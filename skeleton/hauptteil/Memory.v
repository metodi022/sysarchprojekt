==> flow/design.v <==
module InstructionMemory(
	input  [5:0] addr,
	output [31:0] rd
);
	reg [31:0] INSTRROM[63:0];
	assign rd = INSTRROM[addr];
endmodule
module DataMemory(
	input clk,
	input we,
	input [5:0] addr,
	input [31:0] wd,
	output [31:0] rd
);
	reg [31:0] DATARAM[63:0];
	always @(posedge clk)
		if (we) begin
			DATARAM[addr] <= wd;
		end
	assign rd = DATARAM[addr];
endmodule
From RTL to reports: DataMemory

Tool output for the design above, in the order of the flow.
Lines are those of the file above, counted from 1.
Cell names lack the library's common part.
A cell with -- has no value.

Design top: DataMemory
Clock port: clk
Library: sky130hd
Corner: tt_025C_1v80

Word level

Counts by Yosys on the flattened word-level netlist (proc, flatten, opt, wreduce; memories kept). Register bits leave out memories and registers merged into their read ports (data or address); mux counts leave out enables and synchronous resets folded into registers. Print and check cells are left out. Cells with the same type and inputs are merged into one.
Memory sizes are those after Yosys's memory passes, which may raise the word count (mostly to a power of two), join words into wider ones and drop unused or constant bits.

Register bits after elaboration: 0
Memories: 1
Output and inout bits: 32
RAM bits: 2048

Memories:

| memory  | words | bits a word | rd ports | wr ports | RTL line | RTL |
| DATARAM | 64    | 32          | 1        | 1        | 15       | `reg [31:0] DATARAM[63:0];` |

Multiplexer cells: 3

Operators by type and width:

| cell              | count |
| 32-bit 2-to-1 mux | 1 |
| 6-bit 2-to-1 mux  | 1 |
| 1-bit 2-to-1 mux  | 1 |

Logic depth

Longest topological path by Yosys (ltp), each cell counted once; first at word level (registers and memories cut), then after technology mapping (sequential cells cut; the memories' decode and read muxes count).

Depth in word-level cells: 1
ABC_AREA: 1
Mapped depth: 15
Mapped depth without buffers: 11

Synthesis result

Source: synth_stat.txt of the flow (Yosys; design flattened, memories mapped). It holds for the ABC_AREA given above (unset counts as 0); a run with the other value may have another netlist.

Cells by type:

| cell type | count | area in all (µm²) |
| edfxtp_1  | 2048  | 6.15E+04 |
| nand2_1   | 5728  | 2.15E+04 |
| buf_2     | 244   | 1.22E+03 |
| nor2_1    | 137   | 514.243 |
| clkbuf_1  | 136   | 510.49 |
| buf_1     | 27    | 101.347 |
| buf_4     | 11    | 82.579 |
| nor3_2    | 7     | 70.067 |
| nand3_1   | 13    | 65.062 |
| inv_1     | 16    | 60.058 |
| inv_2     | 14    | 52.55 |
| buf_6     | 4     | 45.043 |
| o211ai_1  | 5     | 37.536 |
| or2_2     | 5     | 31.28 |
| o21ai_0   | 5     | 25.024 |
| nand4_1   | 2     | 12.512 |
| nor4_1    | 2     | 12.512 |
| o21ai_1   | 2     | 10.01 |

Other cell types: 2; their cells: 2.

Flip-flop cells: 2048
Chip area (Yosys): 85862.3 µm²
Buffer cells: 422
Cell count: 8408
Sequential area: 61499.0 µm²

Worst setup path after synthesis

OpenSTA on the mapped netlist: ideal clock, no wires. The path of least setup slack (recovery checks aside). Input and output delay are each 20% of the period. Register names are those of the netlist, which keeps one name where synthesis merged equal registers.

Kind: input -> register
Start: in addr[0]
End: mem DATARAM[41][0]
Path buffers: 4
Delay of the path: 4285 ps
Period: 3740 ps
Arrival time: 4531 ps
Data required time: 3238 ps
Launch time at the first pin: 748 ps
Slack: -1293 ps
Input delay: 748 ps
Stages on the path: 6
Synthesis period reached: 5033 ps

"delay of the path" is the arrival time less input delay plus setup time.
"stages on the path": output pins that drive a net of the path, with the launching flip-flop's if there is one; two outputs of one cell count as two.
"synthesis period reached" = period - worst setup slack (recovery checks aside). The figure is calculated, with input and output delays left at 20% of the set period.
Between the ends stands the longest chain of elaborated cells between them, by number of cells; it is not shown to be the way that was timed. Of several equally long chains one is given.
Each line given opens the expression or statement behind the cell; cells for indexed reads and writes are added by Yosys, which also makes memories of some case tables.

Cell sequence: buf_4 inv_2 buf_6 buf_4 buf_2 nor4_1
Length of the longest elaborated chain: 1
Elaborated cells between the ends (all ways): 1
RTL lines with such cells: 1

Ends and longest elaborated chain, post-synthesis:

| what             | RTL line | RTL |
| start, declared  | 11       | `input [5:0] addr,` |
| 6-bit 2-to-1 mux | 17       | `if (we) begin` |
| end, declared    | 15       | `reg [31:0] DATARAM[63:0];` |

Worst path after layout

From the final timing report of stored run 1: the path of least setup slack in the routed layout; clock arrival at registers is part of the times.
The path's times are printed in steps of 10 ps; the period is the one set.

Kind: input -> output
Start: in addr[0]
End: out rd[23]
Launch time at the first pin: 500 ps
Data required time: 2020 ps
Period: 2520 ps
External output delay: 500 ps
Input delay: 500 ps
Arrival time: 2570 ps
Path buffers: 7
Stages on the path: 18
Slack: -550 ps

Between the ends stands the longest chain of elaborated cells between them, by number of cells; it is not shown to be the way that was timed. Of several equally long chains one is given.
The chain passes a memory read, where the word-level depth is cut; so it can be longer than that depth.

Cell sequence: buf_16 inv_16 buf_16 buf_12 buf_16 buf_8 nand2_1 nand2_2 nand2_2 nand2_2 nand2_2 nand2_4 nand2_2 nand2_2 nor2_4 buf_8 nand2_8 buf_6
Length of the longest elaborated chain: 1
Elaborated cells between the ends (all ways): 1
RTL lines with such cells: 1

Ends and longest elaborated chain, post-layout:

| what               | RTL line | RTL |
| start, declared    | 11       | `input [5:0] addr,` |
| memory 64 x 32 bit | 15       | `reg [31:0] DATARAM[63:0];` |
| end, declared      | 13       | `output [31:0] rd` |

## Implementation results

Below are 2 stored runs of the flow (Yosys, OpenROAD; platform sky130hd) on DataMemory, each with its settings and what was measured, unordered. Constraints: input delay and output delay 20% of the set period each, output load 0.01 pF.
"achieved period" means the clock period less the worst setup slack. The figure is calculated, with input and output delays left at 20% of the set period.
"time used up by the worst setup path" means the part of the period allowed to the worst setup path (the constraints hold back 20% at inputs and 20% at outputs) less its slack; where the path has registers, the arrival times of their clocks count too.
By "overall power" is meant OpenSTA's value without simulated activity: inputs other than the clock are taken to toggle once in ten clock periods, and the tool carries that through the logic.
"time used up by the worst setup path" is given in steps of 10 ps.

## Stored run 1

==> flow/run.sh <==
#!/bin/bash
# the make line also repeats the synthesis and layout settings of config.mk as NAME=value (left out here)
make -C /OpenROAD-flow-scripts/flow DESIGN_CONFIG=/design/flow/config.mk WORK_HOME=/design/flow/orfs CLKGATE_MAP_FILE= finish
==> flow/config.mk <==
export PLATFORM = sky130hd
export DESIGN_NAME = DataMemory
export DESIGN_NICKNAME = DataMemory
export VERILOG_FILES = /design/flow/design.v
export SDC_FILE = /design/flow/constraint.sdc
export NUM_CORES = 4
export LEC_CHECK = 0
export ABC_AREA = 1
export CAP_MARGIN = 20
export CELL_PAD_IN_SITES_DETAIL_PLACEMENT = 1
export CORE_ASPECT_RATIO = 0.6
export CORE_MARGIN = 2
export CORE_UTILIZATION = 52
export CTS_CLUSTER_DIAMETER = 61
export MAX_ROUTING_LAYER = met5
export SLEW_MARGIN = 0
==> flow/constraint.sdc <==
create_clock -name core_clock -period 2.52 [get_ports {clk}]
set_input_delay 0.5040 -clock core_clock [delete_from_list [all_inputs] [get_ports {clk}]]
set_output_delay 0.5040 -clock core_clock [all_outputs]
set_load 0.01 [all_outputs]

| result of stored run 1 | value |
|---|---|
| utilization | 0.649 |
| time used up by the worst setup path | 2060 ps |
| critical path kind | input -> output |
| die area | 168492.0 µm² |
| worst hold slack in the final report | 25 ps |
| chip area in the Yosys report | 85862.3 µm² |
| achieved period | 3070 ps |
| worst setup slack after layout | -550 ps |
| post-route setup TNS | -14063 ps |
| overall power | 74.003 mW |
| area of the standard cells in the finished layout | 106282.0 µm² |

## Stored run 2

==> flow/run.sh <==
#!/bin/bash
# the make line also repeats the synthesis and layout settings of config.mk as NAME=value (left out here)
make -C /OpenROAD-flow-scripts/flow DESIGN_CONFIG=/design/flow/config.mk WORK_HOME=/design/flow/orfs CLKGATE_MAP_FILE= finish
==> flow/config.mk <==
export PLATFORM = sky130hd
export DESIGN_NAME = DataMemory
export DESIGN_NICKNAME = DataMemory
export VERILOG_FILES = /design/flow/design.v
export SDC_FILE = /design/flow/constraint.sdc
export NUM_CORES = 4
export LEC_CHECK = 0
export CAP_MARGIN = 20
export CORE_MARGIN = 2
export CORE_UTILIZATION = 40
export SLEW_MARGIN = 20
==> flow/constraint.sdc <==
create_clock -name core_clock -period 6.73 [get_ports {clk}]
set_input_delay 1.3460 -clock core_clock [delete_from_list [all_inputs] [get_ports {clk}]]
set_output_delay 1.3460 -clock core_clock [all_outputs]
set_load 0.01 [all_outputs]

| result of stored run 2 | value |
|---|---|
| utilization | 0.463 |
| time used up by the worst setup path | 3770 ps |
| critical path kind | input -> output |
| die area | 199273.0 µm² |
| worst hold slack in the final report | 1057 ps |
| chip area in the Yosys report | 78287.6 µm² |
| achieved period | 6458 ps |
| worst setup slack after layout | 272 ps |
| post-route setup TNS | 0 ps |
| overall power | 26.706 mW |
| area of the standard cells in the finished layout | 90281.6 µm² |
